==> flow/design.v <==
module uart_receive (
  input wire        rst_n,
  input wire        clk,
  input wire [31:0] clk_div,
  input wire        rx,
  output reg        irq,
  output reg [7:0]  rx_data,
  input wire        rx_finish,
  output reg        frame_err,
  output reg        busy
);
  parameter WAIT        = 4'b0000;
  parameter START_BIT   = 4'b0001;
  parameter GET_DATA    = 4'b0010;
  parameter STOP_BIT    = 4'b0011;
  parameter WAIT_READ   = 4'b0100;
  parameter FRAME_ERR   = 4'b0101;
  parameter IRQ         = 4'b0110;
  reg [3:0] state;
  reg [31:0] clk_cnt;
  reg [2:0] rx_index;
  always @(posedge clk or negedge rst_n) begin
    if(!rst_n) begin
      state     <= WAIT;
      clk_cnt   <= 32'h0000_0000;
      rx_index  <= 3'b000;
      irq       <= 1'b0;
      frame_err <= 1'b0;
      rx_data   <= 8'h0;
      busy      <= 1'b0;
    end else begin
      case(state)
        WAIT: begin
          irq <= 1'b0;
          frame_err <= 1'b0;
          busy <= 1'b0;
          rx_data <= 8'b0;
          if(rx == 1'b0) begin  
            state <= START_BIT;
          end
        end
        START_BIT: begin
          if(clk_cnt == ((clk_div >> 1) - 1)) begin
            clk_cnt <= 32'h0000_0000;
            if(rx == 1'b0) begin
              state <= GET_DATA;
            end
          end else begin
            clk_cnt <= clk_cnt + 32'h0000_0001;
          end
          busy <= 1'b1;
        end
        GET_DATA: begin
          if(clk_cnt == (clk_div - 1)) begin
            clk_cnt <= 32'h0000_0000;
            if(rx_index == 3'b111) begin
              state <= STOP_BIT;
            end
            rx_index <= rx_index + 3'b001;
            rx_data[rx_index] <= rx;
          end else begin
            clk_cnt <= clk_cnt + 32'h0000_0001;
          end
          busy <= 1'b1;
        end
        STOP_BIT: begin
          if(clk_cnt == (clk_div - 1)) begin
            clk_cnt <= 32'h0000_0000;
            if(rx == 1'b1) begin
              state <= IRQ; 
              frame_err <= 1'b0;
            end else begin
              state <= FRAME_ERR;
              frame_err <= 1'b1;
            end
          end else begin
            clk_cnt <= clk_cnt + 32'h0000_0001;
          end
          busy <= 1'b1;
        end
        IRQ:begin
          irq <= 1'b1;
          state <= WAIT_READ;
          busy <= 1'b0;
        end
        WAIT_READ: begin
          irq <= 1'b0;
          busy <= 1'b0;
          if(rx_finish)
            state <= WAIT;
          else
            state <= WAIT_READ;
        end
        FRAME_ERR:begin
            state <= WAIT;
            irq <= 0;
            frame_err <= 0;
            busy <= 1'b0;
        end
        default: begin
          state     <= WAIT;
          clk_cnt   <= 32'h0000_0000;
          rx_index  <= 3'b000;
          irq       <= 1'b0;
          rx_data   <= 8'h0;
          frame_err <= 1'b0;
          busy      <= 1'b0;
        end
      endcase
    end
  end
endmodule
==> Reports on uart_receive <==
Tool output for the design above, in the order of the flow.
Lines are those of the file above, counted from 1.
Library cell names are shortened.
{ "design": {"top_module": "uart_receive", "clock_port": "clk", "library": "sky130hd", "corner": "tt_025C_1v80"} }

==> After elaboration <==
Source: Yosys, flattened and elaborated, memories not mapped. Widths are those after wreduce. Registers that Yosys merges into a memory's read port (data or address) are not register bits. Print and check cells do not count. Equal cells are merged and count once.
{ "classes": {"n_mux": 21, "addsub": 5, "n_eq": 15, "reduce_logical": 11, "logic": 6, "shifts": 2} }
{ "ops": {"columns": ["operator", "n"], "rows": [
  ["case mux 32 bit (select 3 bit)", 1],
  ["equality test 32 bit", 2],
  ["2-to-1 mux 32 bit", 2],
  ["subtractor 31 x 1 -> 32 bit (second input constant)", 1],
  ["adder 32 x 1 -> 32 bit (second input constant)", 1],
  ["subtractor 32 x 1 -> 32 bit (second input constant)", 1],
  ["case mux 4 bit (select 6 bit)", 1],
  ["2-to-1 mux 4 bit", 6],
  ["case mux 8 bit (select 2 bit)", 1],
  ["inequality test 2 bit (second input constant)", 6],
  ["equality test 4 x 3 -> 1 bit (second input constant)", 3],
  ["variable shift 1 x 4 -> 8 bit", 1],
  ["variable shift 1 x 4 -> 8 bit (first input constant)", 1],
  ["equality test 4 x 2 -> 1 bit (second input constant)", 2],
  ["OR reduction 4 bit", 2],
  ["AND 8 bit", 1],
  ["bitwise OR 8 bit", 1],
  ["inverter 8 bit", 1],
  ["2-to-1 mux 8 bit", 1],
  ["AND reduction 2 bit", 3],
  ["AND reduction 6 bit", 1],
  ["OR reduction 6 bit", 1],
  ["case mux 3 bit (select 2 bit)", 1],
  ["2-to-1 mux 3 bit", 2],
  ["OR reduction 5 bit", 1],
  ["negation 3 -> 4 bit", 1],
  ["equality test 4 x 1 -> 1 bit (second input constant)", 1],
  ["zero test 4 bit", 1]
]} }
Other operator kinds: 8; their cells: 13.
{ "word_totals": {"output_inout_bits": 11, "register_bits": 50, "input_bits": 36, "word_cells": 67} }

==> Logic depth <==
Longest topological path by Yosys (ltp), each cell counted once; first at word level (registers and memories cut), then after technology mapping (sequential cells cut; the memories' decode and read muxes count).
{ "depth": {"ltp_word": 7, "abc_area": 0, "ltp_mapped": 12, "depth_no_buf": 11} }

==> Mapped cells and area <==
Source: synth_stat.txt of the flow (Yosys; design flattened, memories mapped). It holds for the ABC_AREA given above (unset counts as 0); a run with the other value may have another netlist.
{ "mapped": {"stdcells": 639, "flip_flops": 53, "yosys_area_um2": 5178.7} }
{ "by_type": {"columns": ["type", "n", "area_total_um2"], "rows": [
  ["dfrtp_1", 52, 1.3E+03],
  ["xnor2_1", 66, 578.054],
  ["xor2_1", 37, 324.061],
  ["nor2_1", 70, 262.752],
  ["nand2_1", 42, 157.651],
  ["nand4_1", 22, 137.632],
  ["clkbuf_1", 31, 116.362],
  ["nand3_1", 23, 115.11],
  ["nor4_1", 18, 112.608],
  ["ha_1", 8, 100.096],
  ["o21ai_0", 20, 100.096],
  ["a22o_1", 11, 96.342],
  ["a21oi_1", 17, 85.082],
  ["nor3_1", 17, 85.082],
  ["nor4_4", 4, 85.082],
  ["inv_1", 22, 82.579],
  ["or4_1", 11, 82.579],
  ["or3_1", 12, 75.072]
]} }
Other cell types: 52; their cells: 156.

==> Path before layout <==
OpenSTA on the mapped netlist: ideal clock, no wires. The path of least setup slack (recovery checks aside). Input and output delay are each 20% of the period. Register names are those of the netlist, which keeps one name where synthesis merged equal registers.
{ "synth_timing": {"kind": "input to register", "startpoint": "input clk_div[21]", "endpoint": "register clk_cnt[23]", "period_ns": 4.83, "path_delay_ns": 2.597, "path_buffers": 2, "driving_pins": 11, "launch_ns": 0.966, "slack_ns": 1.267, "arrival_time_ns": 3.445, "period_less_setup_slack_ns": 3.563} }
"path_delay_ns" = arrival - input delay + setup time.
"driving_pins": output pins that drive a net of the path, with the launching flip-flop's if there is one; two outputs of one cell count as two.
"period_less_setup_slack_ns" = period - worst setup slack (recovery checks aside). The figure is calculated, with input and output delays left at 20% of the set period.
Between the ends stands the longest chain of elaborated cells between them, by number of cells; it is not shown to be the way that was timed. Of several equally long chains one is given.
Each line given opens the expression or statement behind the cell; cells for indexed reads and writes are added by Yosys, which also makes memories of some case tables.
At most two assigning lines are given for a register; there are more.
{ "synth_via": {"cell_sequence": "clkbuf_1 > nor4_2 > nand4_2 > or4_1 > o311a_1 > nor4b_2 > nand4_2 > a22oi_4 > buf_6 > o21ai_1 > a21o_1", "elab_chain_cells": 4} }
{ "synth_lines": {"columns": ["element", "line", "rtl"], "rows": [
  ["start: declaration", 4, "input wire [31:0] clk_div,"],
  ["subtractor 32 x 1 -> 32 bit", 67, "if(clk_cnt == (clk_div - 1)) begin"],
  ["equality test 32 bit", 67, null],
  ["2-to-1 mux 32 bit", 67, null],
  ["case mux 32 bit (select 3 bit)", 32, "case(state)"],
  ["end: assignment", 49, "clk_cnt <= clk_cnt + 32'h0000_0001;"],
  ["end: assignment", 62, "clk_cnt <= clk_cnt + 32'h0000_0001;"],
  ["end: declaration", 20, "reg [31:0] clk_cnt;"]
]} }

==> Worst path after layout <==
Path of least setup slack in the final report of flow run B (OpenROAD, finished layout, wires in). Where an end is a register, its clock arrival counts in the times.
{ "layout_timing": {"kind": "input to register", "startpoint": "input clk_div[3]", "endpoint": "register clk_cnt[17]", "driving_pins": 11, "launch_ns": 1.24, "slack_ns": 0.78, "path_buffers": 2, "arrival_time_ns": 5.58, "period_ns": 6.19} }
Between the ends stands the longest chain of elaborated cells between them, by number of cells; it is not shown to be the way that was timed. Of several equally long chains one is given.
At most two assigning lines are given for a register; there are more.
{ "layout_via": {"cell_sequence": "clkdlybuf4s50_1 > nor3_2 > nand4_1 > or4_1 > o311a_1 > nor4b_2 > nand4_2 > a22oi_4 > and2_1 > buf_4 > nor2_1", "elab_chain_cells": 4} }
{ "layout_lines": {"columns": ["element", "line", "rtl"], "rows": [
  ["start: declaration", 4, "input wire [31:0] clk_div,"],
  ["subtractor 32 x 1 -> 32 bit", 67, "if(clk_cnt == (clk_div - 1)) begin"],
  ["equality test 32 bit", 67, null],
  ["2-to-1 mux 32 bit", 67, null],
  ["case mux 32 bit (select 3 bit)", 32, "case(state)"],
  ["end: assignment", 49, "clk_cnt <= clk_cnt + 32'h0000_0001;"],
  ["end: assignment", 62, "clk_cnt <= clk_cnt + 32'h0000_0001;"],
  ["end: declaration", 20, "reg [31:0] clk_cnt;"]
]} }

Lab notebook: uart_receive

Stored flow runs of uart_receive (2 of them; Yosys, OpenROAD, sky130hd). They differ in their settings and are not a sequence. Constraints: input delay and output delay 20% of the set period each, output load 0.01 pF.
"achieved_period_ns" is the run's clock period less its worst setup slack. It is reckoned from that one timing run; input and output delays stay at 20% of the period that was set.
"worst_setup_path_time_ns": the worst setup path's part of the clock period (all of it between registers, 20% less for each end at a port) less its slack. A launch clock that arrives late makes it longer, a capture clock that arrives late makes it shorter.

Flow run A
==> flow/run.sh <==
#!/bin/bash
# the make line also repeats the synthesis and layout settings of config.mk as NAME=value (left out here)
make -C /OpenROAD-flow-scripts/flow DESIGN_CONFIG=/design/flow/config.mk WORK_HOME=/design/flow/orfs CLKGATE_MAP_FILE= finish
==> flow/config.mk <==
export PLATFORM = sky130hd
export DESIGN_NAME = uart_receive
export DESIGN_NICKNAME = uart_receive
export VERILOG_FILES = /design/flow/design.v
export SDC_FILE = /design/flow/constraint.sdc
export NUM_CORES = 4
export LEC_CHECK = 0
export ABC_AREA = 1
export CAP_MARGIN = 20
export CELL_PAD_IN_SITES_GLOBAL_PLACEMENT = 3
export CORE_ASPECT_RATIO = 1.47
export CORE_MARGIN = 2
export CORE_UTILIZATION = 58
export CTS_CLUSTER_DIAMETER = 189
export CTS_CLUSTER_SIZE = 94
export GPL_TIMING_DRIVEN = 0
export SLEW_MARGIN = 20
export TNS_END_PERCENT = 30
==> flow/constraint.sdc <==
create_clock -name core_clock -period 3.46 [get_ports {clk}]
set_input_delay 0.6920 -clock core_clock [delete_from_list [all_inputs] [get_ports {clk}]]
set_output_delay 0.6920 -clock core_clock [all_outputs]
set_load 0.01 [all_outputs]

==> results of flow run A, as JSON <==
{
  "outcome": "incomplete, placement halted on GPL-0301"
}

Flow run B
==> flow/run.sh <==
#!/bin/bash
# the make line also repeats the synthesis and layout settings of config.mk as NAME=value (left out here)
make -C /OpenROAD-flow-scripts/flow DESIGN_CONFIG=/design/flow/config.mk WORK_HOME=/design/flow/orfs CLKGATE_MAP_FILE= finish
==> flow/config.mk <==
export PLATFORM = sky130hd
export DESIGN_NAME = uart_receive
export DESIGN_NICKNAME = uart_receive
export VERILOG_FILES = /design/flow/design.v
export SDC_FILE = /design/flow/constraint.sdc
export NUM_CORES = 4
export LEC_CHECK = 0
export CAP_MARGIN = 20
export CELL_PAD_IN_SITES_DETAIL_PLACEMENT = 1
export CORE_MARGIN = 2
export CORE_UTILIZATION = 40
export MAX_ROUTING_LAYER = met4
export PLACE_DENSITY_LB_ADDON = 0.2
export SLEW_MARGIN = 20
==> flow/constraint.sdc <==
create_clock -name core_clock -period 6.19 [get_ports {clk}]
set_input_delay 1.2380 -clock core_clock [delete_from_list [all_inputs] [get_ports {clk}]]
set_output_delay 1.2380 -clock core_clock [all_outputs]
set_load 0.01 [all_outputs]

==> results of flow run B, as JSON <==
{
  "worst_setup_slack_ns": 0.784,
  "fin_util_pct": 46.2,
  "worst_setup_path_time_ns": 4.17,
  "critical_path_type": "input to register",
  "achieved_period_ns": 5.406,
  "hold_worst_slack_ns": 0.496,
  "finalCellArea_um2": 5824.3,
  "ys_area_um2": 5178.7,
  "design.die.area_um2": 13873.3
}
