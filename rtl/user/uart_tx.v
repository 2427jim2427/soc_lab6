==> flow/design.v <==
module uart_transmission(
  input wire        rst_n,
  input wire        clk,
  input wire [31:0] clk_div,
  input wire        tx_start,
  input wire [7:0]  tx_data,
  output reg        tx,
  output reg        clear_req,
  output reg        busy
);
  parameter WAIT        = 4'b0000;
  parameter START_BIT   = 4'b0001;
  parameter SEND_DATA   = 4'b0010;
  parameter STOP_BIT    = 4'b0011;
  parameter CLEAR_REQ   = 4'b0100;
  reg [3:0] state;
  reg [31:0] clk_cnt;
  reg [2:0] tx_index;
  reg [1:0] detect_posedge_start;
  always @(posedge clk or negedge rst_n)begin
    if(!rst_n) 
      detect_posedge_start <= 2'b00;
    else 
      detect_posedge_start <= {detect_posedge_start[0], tx_start};
  end
  always @(posedge clk or negedge rst_n) begin
    if(!rst_n) begin
      tx        <= 1'b1;	 
      state     <= WAIT;
      clear_req <= 1'b0;
      tx_index  <= 3'b000;
      clk_cnt   <= 32'h0000_0000;
      busy      <= 1'b0;
    end else begin
      case(state)
        WAIT: begin
          tx <= 1'b1;
          clear_req <= 1'b0;
          if(detect_posedge_start == 2'b01) begin
            state <= START_BIT;
          end
        end
        START_BIT: begin
          tx <= 1'b0;
          busy <= 1'b1;
          if(clk_cnt == (clk_div - 1)) begin
            clk_cnt <= 32'h0000_0000;
            state <= SEND_DATA;
          end else begin
            clk_cnt <= clk_cnt + 32'h0000_0001;
          end
        end
        SEND_DATA: begin
          tx <= tx_data[tx_index];
          busy <= 1'b1;
          if(clk_cnt == (clk_div - 1)) begin
            clk_cnt <= 32'h0000_0000;
            if(tx_index == 3'b111) begin
              state <= STOP_BIT;
            end
            tx_index <= tx_index + 3'b001;
          end else begin
            clk_cnt <= clk_cnt + 32'h0000_0001;
          end
        end
        STOP_BIT: begin
          tx <= 1'b1;
          busy <= 1'b1;
          if(clk_cnt == (clk_div - 1)) begin
            clk_cnt <= 32'h0000_0000;
            state <= CLEAR_REQ;
          end else begin
            clk_cnt <= clk_cnt + 32'h0000_0001;
          end
        end
        CLEAR_REQ: begin
          clear_req <= 1'b1;
          busy <= 1'b0;
          state <= WAIT;
        end
        default: begin
          tx        <= 1'b1;
          state     <= WAIT;
          clear_req <= 1'b0;
          tx_index  <= 3'b000;
          clk_cnt   <= 32'h0000_0000;
          busy      <= 1'b0;
        end
      endcase
    end
  end
endmodule
==> Tool chain data of uart_transmission <==
The steps from the RTL of uart_transmission to its reports follow in flow order.
Lines are those of the file above, counted from 1.
Library cell names are shortened.
{ "design": {"design": "uart_transmission", "clock_port": "clk", "cell_library": "sky130hd", "corner": "tt_025C_1v80"} }

==> After elaboration <==
Counts by Yosys on the flattened word-level netlist (proc, flatten, opt, wreduce; memories kept). Register bits leave out memories and registers merged into their read ports (data or address). Print and check cells are left out. Cells with the same type and inputs are merged into one.
{ "op_classes": {"add_sub_neg": 3, "multipliers": 0, "div_mod_pow": 0, "cmp": 0, "n_eq": 12, "shifts": 1, "muxes": 13, "n_logic": 1, "reduce_and_logical": 6} }
{ "op_table": {"columns": ["op", "count"], "rows": [
  ["parallel mux 32 bit (select 2 bit)", 1],
  ["adder 32 x 1 -> 32 bit with constant B", 1],
  ["subtractor 32 x 1 -> 32 bit with constant B", 1],
  ["equality test 32 bit", 1],
  ["2-to-1 mux 32 bit", 1],
  ["2-to-1 mux 4 bit", 5],
  ["parallel mux 4 bit (select 4 bit)", 1],
  ["!= test 2 bit with constant B", 5],
  ["equality test 4 x 2 -> 1 bit with constant B", 2],
  ["variable part select 8 x 3 -> 1 bit", 1],
  ["parallel mux 3 bit (select 2 bit)", 1],
  ["AND reduction 5 bit", 1],
  ["equality test 4 x 1 -> 1 bit with constant B", 1],
  ["equality test 4 x 3 -> 1 bit with constant B", 1],
  ["zero test 4 bit", 1],
  ["OR reduction 4 bit", 1],
  ["parallel mux 1 bit (select 2 bit)", 2],
  ["adder 3 x 1 -> 3 bit with constant B", 1],
  ["equality test 3 bit with constant B", 1],
  ["OR reduction 3 bit", 1],
  ["parallel mux 1 bit (select 3 bit)", 1],
  ["2-to-1 mux 3 bit", 1],
  ["equality test 2 x 1 -> 1 bit with constant B", 1],
  ["AND reduction 2 bit", 1],
  ["OR reduction 2 bit", 1],
  ["NOT 1 bit", 1]
]} }
{ "bits": {"reg_bits": 44, "latchBits": 0, "mem_bits_rw": 0, "romBits": 0, "clocked_rd_ports_x_width": 0, "mem_count": 0, "out_inout_bits": 3} }

==> Depth <==
Depth = most cells in a row (Yosys ltp): at word level without a register or memory, in the mapped netlist without a sequential cell, where the memories' decode and read muxes count.
{ "depth": {"depth_word": 4, "ABC_AREA": 0, "mapped_depth": 12, "ltp_nobuf": 11} }

==> Netlist <==
Yosys stat after the flow's synthesis: flattened, memories mapped to cells. It holds for the ABC_AREA given above (unset counts as 0); a run with the other value may have another netlist.
{ "mapped": {"cell_count": 453, "area_um2": 3664.8, "seq_area_um2": 1128.6, "flip_flops": 45, "buf_cells": 17} }
{ "by_type": {"columns": ["cell", "count", "area_total_um2"], "rows": [
  ["dfrtp_1", 43, 1.08E+03],
  ["xnor2_1", 37, 324.061],
  ["nand3_1", 37, 185.178],
  ["nand2_1", 45, 168.912],
  ["nor2_1", 45, 168.912],
  ["xor2_1", 19, 166.41],
  ["o21ai_0", 20, 100.096],
  ["nor3_1", 19, 95.091],
  ["nand4_1", 12, 75.072],
  ["nor4_1", 12, 75.072],
  ["inv_1", 17, 63.811],
  ["and3_1", 9, 56.304],
  ["dfstp_2", 2, 52.55],
  ["a21oi_1", 10, 50.048],
  ["ha_1", 4, 50.048],
  ["or3_1", 8, 50.048],
  ["clkbuf_1", 13, 48.797],
  ["mux4_2", 2, 45.043]
]} }
Other cell types: 42; their cells: 99.

==> Timing after synthesis <==
OpenSTA on the mapped netlist: ideal clock, no wires. The path of least setup slack (recovery checks aside). Input and output delay are each 20% of the period. Register names are those of the netlist, which keeps one name where synthesis merged equal registers.
{ "synth_timing": {"kind": "input to register", "from": "input port clk_div[2]", "to": "register clk_cnt[17]", "period_ns": 3.71, "setup_time_ns": 0.133, "t_first_pin_ns": 0.742, "arrival_time_ns": 3.545, "t_required_ns": 3.577, "path_slack_ns": 0.032, "path_delay_ns": 2.936, "stages": 11, "n_path_buf": 2, "period_less_setup_slack_ns": 3.678} }
"path_delay_ns" is the arrival time less input delay plus setup time.
"stages": output pins that drive a net of the path, with the launching flip-flop's if there is one; two outputs of one cell count as two.
"period_less_setup_slack_ns" is the clock period less the worst setup slack; recovery checks do not enter. This is arithmetic on one report: input and output delays are still those of the set period (20% each).
Between the ends stands the longest chain of elaborated cells between them, by number of cells; it is not shown to be the way that was timed. Of several equally long chains one is given.
Each line given opens the expression or statement behind the cell; cells for indexed reads and writes are added by Yosys, which also makes memories of some case tables.
A register here has more assigning lines than the two given.
{ "synth_between": {"path_cell_list": "buf_6 -> or4_4 -> or4_4 -> or3_1 -> a211o_1 -> a211o_1 -> nor4_4 -> a21oi_2 -> buf_6 -> a31oi_1 -> o31ai_1", "elab_chain_len": 4, "cells_between": 4} }
{ "synth_lines": {"columns": ["element", "line_no", "rtl"], "rows": [
  ["from (decl)", 4, "input wire [31:0] clk_div,"],
  ["subtractor 32 x 1 -> 32 bit", 46, "if(clk_cnt == (clk_div - 1)) begin"],
  ["equality test 32 bit", 46, null],
  ["2-to-1 mux 32 bit", 46, null],
  ["parallel mux 32 bit (select 2 bit)", 35, "case(state)"],
  ["to (assign)", 50, "clk_cnt <= clk_cnt + 32'h0000_0001;"],
  ["to (assign)", 63, "clk_cnt <= clk_cnt + 32'h0000_0001;"],
  ["to (decl)", 17, "reg [31:0] clk_cnt;"]
]} }

==> Path in the finished layout <==
Path of least setup slack in the final report of flow run 1 (OpenROAD, finished layout, wires in). Where an end is a register, its clock arrival counts in the times.
{ "layout_timing": {"kind": "input to register", "from": "input port clk_div[4]", "to": "register tx_index[0]", "period_ns": 7.3, "setup_time_ns": 0.06, "t_first_pin_ns": 1.46, "arrival_time_ns": 5.44, "t_required_ns": 7.53, "path_slack_ns": 2.09, "stages": 10, "n_path_buf": 1} }
Between the ends stands the longest chain of elaborated cells between them, by number of cells; it is not shown to be the way that was timed. Of several equally long chains one is given.
A register here has more assigning lines than the two given.
{ "layout_between": {"path_cell_list": "clkdlybuf4s50_1 -> nor3_1 -> nand3_1 -> nor4_1 -> nor2_1 -> a2111oi_0 -> nor4bb_1 -> nand3_1 -> or4b_1 -> nand3_1", "elab_chain_len": 4, "cells_between": 6} }
{ "layout_lines": {"columns": ["element", "line_no", "rtl"], "rows": [
  ["from (decl)", 4, "input wire [31:0] clk_div,"],
  ["subtractor 32 x 1 -> 32 bit", 56, "if(clk_cnt == (clk_div - 1)) begin"],
  ["equality test 32 bit", 56, null],
  ["2-to-1 mux 3 bit", 56, null],
  ["parallel mux 3 bit (select 2 bit)", 35, "case(state)"],
  ["to (assign)", 31, "tx_index  <= 3'b000;"],
  ["to (assign)", 61, "tx_index <= tx_index + 3'b001;"],
  ["to (decl)", 18, "reg [2:0] tx_index;"]
]} }

Measured results for uart_transmission: 2 stored runs of the Yosys and OpenROAD flow on sky130hd. The settings differ; the order carries no meaning. The constraints put input and output delay at 20% of the set period each and load the outputs with 0.01 pF.
"clock period achieved" is the run's clock period less its worst setup slack. It is reckoned from that one timing run; input and output delays stay at 20% of the period that was set.
"total power of the final layout": no workload was simulated; the value follows from the tool's default switching activity.

==> flow run 1: settings <==
{ "period_ns": 7.3, "CORE_UTILIZATION": 22, "PLACE_DENSITY_LB_ADDON": 0.04, "CORE_ASPECT_RATIO": 1.69, "CORE_MARGIN": 7, "CELL_PAD_IN_SITES_GLOBAL_PLACEMENT": 3, "TNS_END_PERCENT": 85, "ABC_AREA": 0, "CTS_CLUSTER_SIZE": 100, "SLEW_MARGIN": 35, "CAP_MARGIN": 20 }
==> flow run 1: results <==
lowest setup slack: 2.090 ns
die outline area: 20,592.6 um^2
chip area after synthesis (Yosys): 3,664.8 um^2
summed negative setup slack: 0.000 ns
post-route utilization: 0.273
standard-cell area of the final layout: 4,475.5 um^2
clock period achieved: 5.210 ns
total power of the final layout: 0.5651 mW
smallest hold slack: 0.388 ns

==> flow run 2: settings <==
{ "period_ns": 4.22, "CORE_UTILIZATION": 32, "PLACE_DENSITY_LB_ADDON": 0.25, "TNS_END_PERCENT": 20, "GPL_ROUTABILITY_DRIVEN": 1, "CTS_CLUSTER_SIZE": 21, "CAP_MARGIN": 20, "MIN_ROUTING_LAYER": "met2", "CORE_MARGIN": 2, "SLEW_MARGIN": 20 }
==> flow run 2: results <==
lowest setup slack: 0.234 ns
die outline area: 12,324.3 um^2
chip area after synthesis (Yosys): 3,664.8 um^2
summed negative setup slack: 0.000 ns
post-route utilization: 0.421
standard-cell area of the final layout: 4,742.1 um^2
clock period achieved: 3.986 ns
total power of the final layout: 1.007 mW
smallest hold slack: 0.380 ns
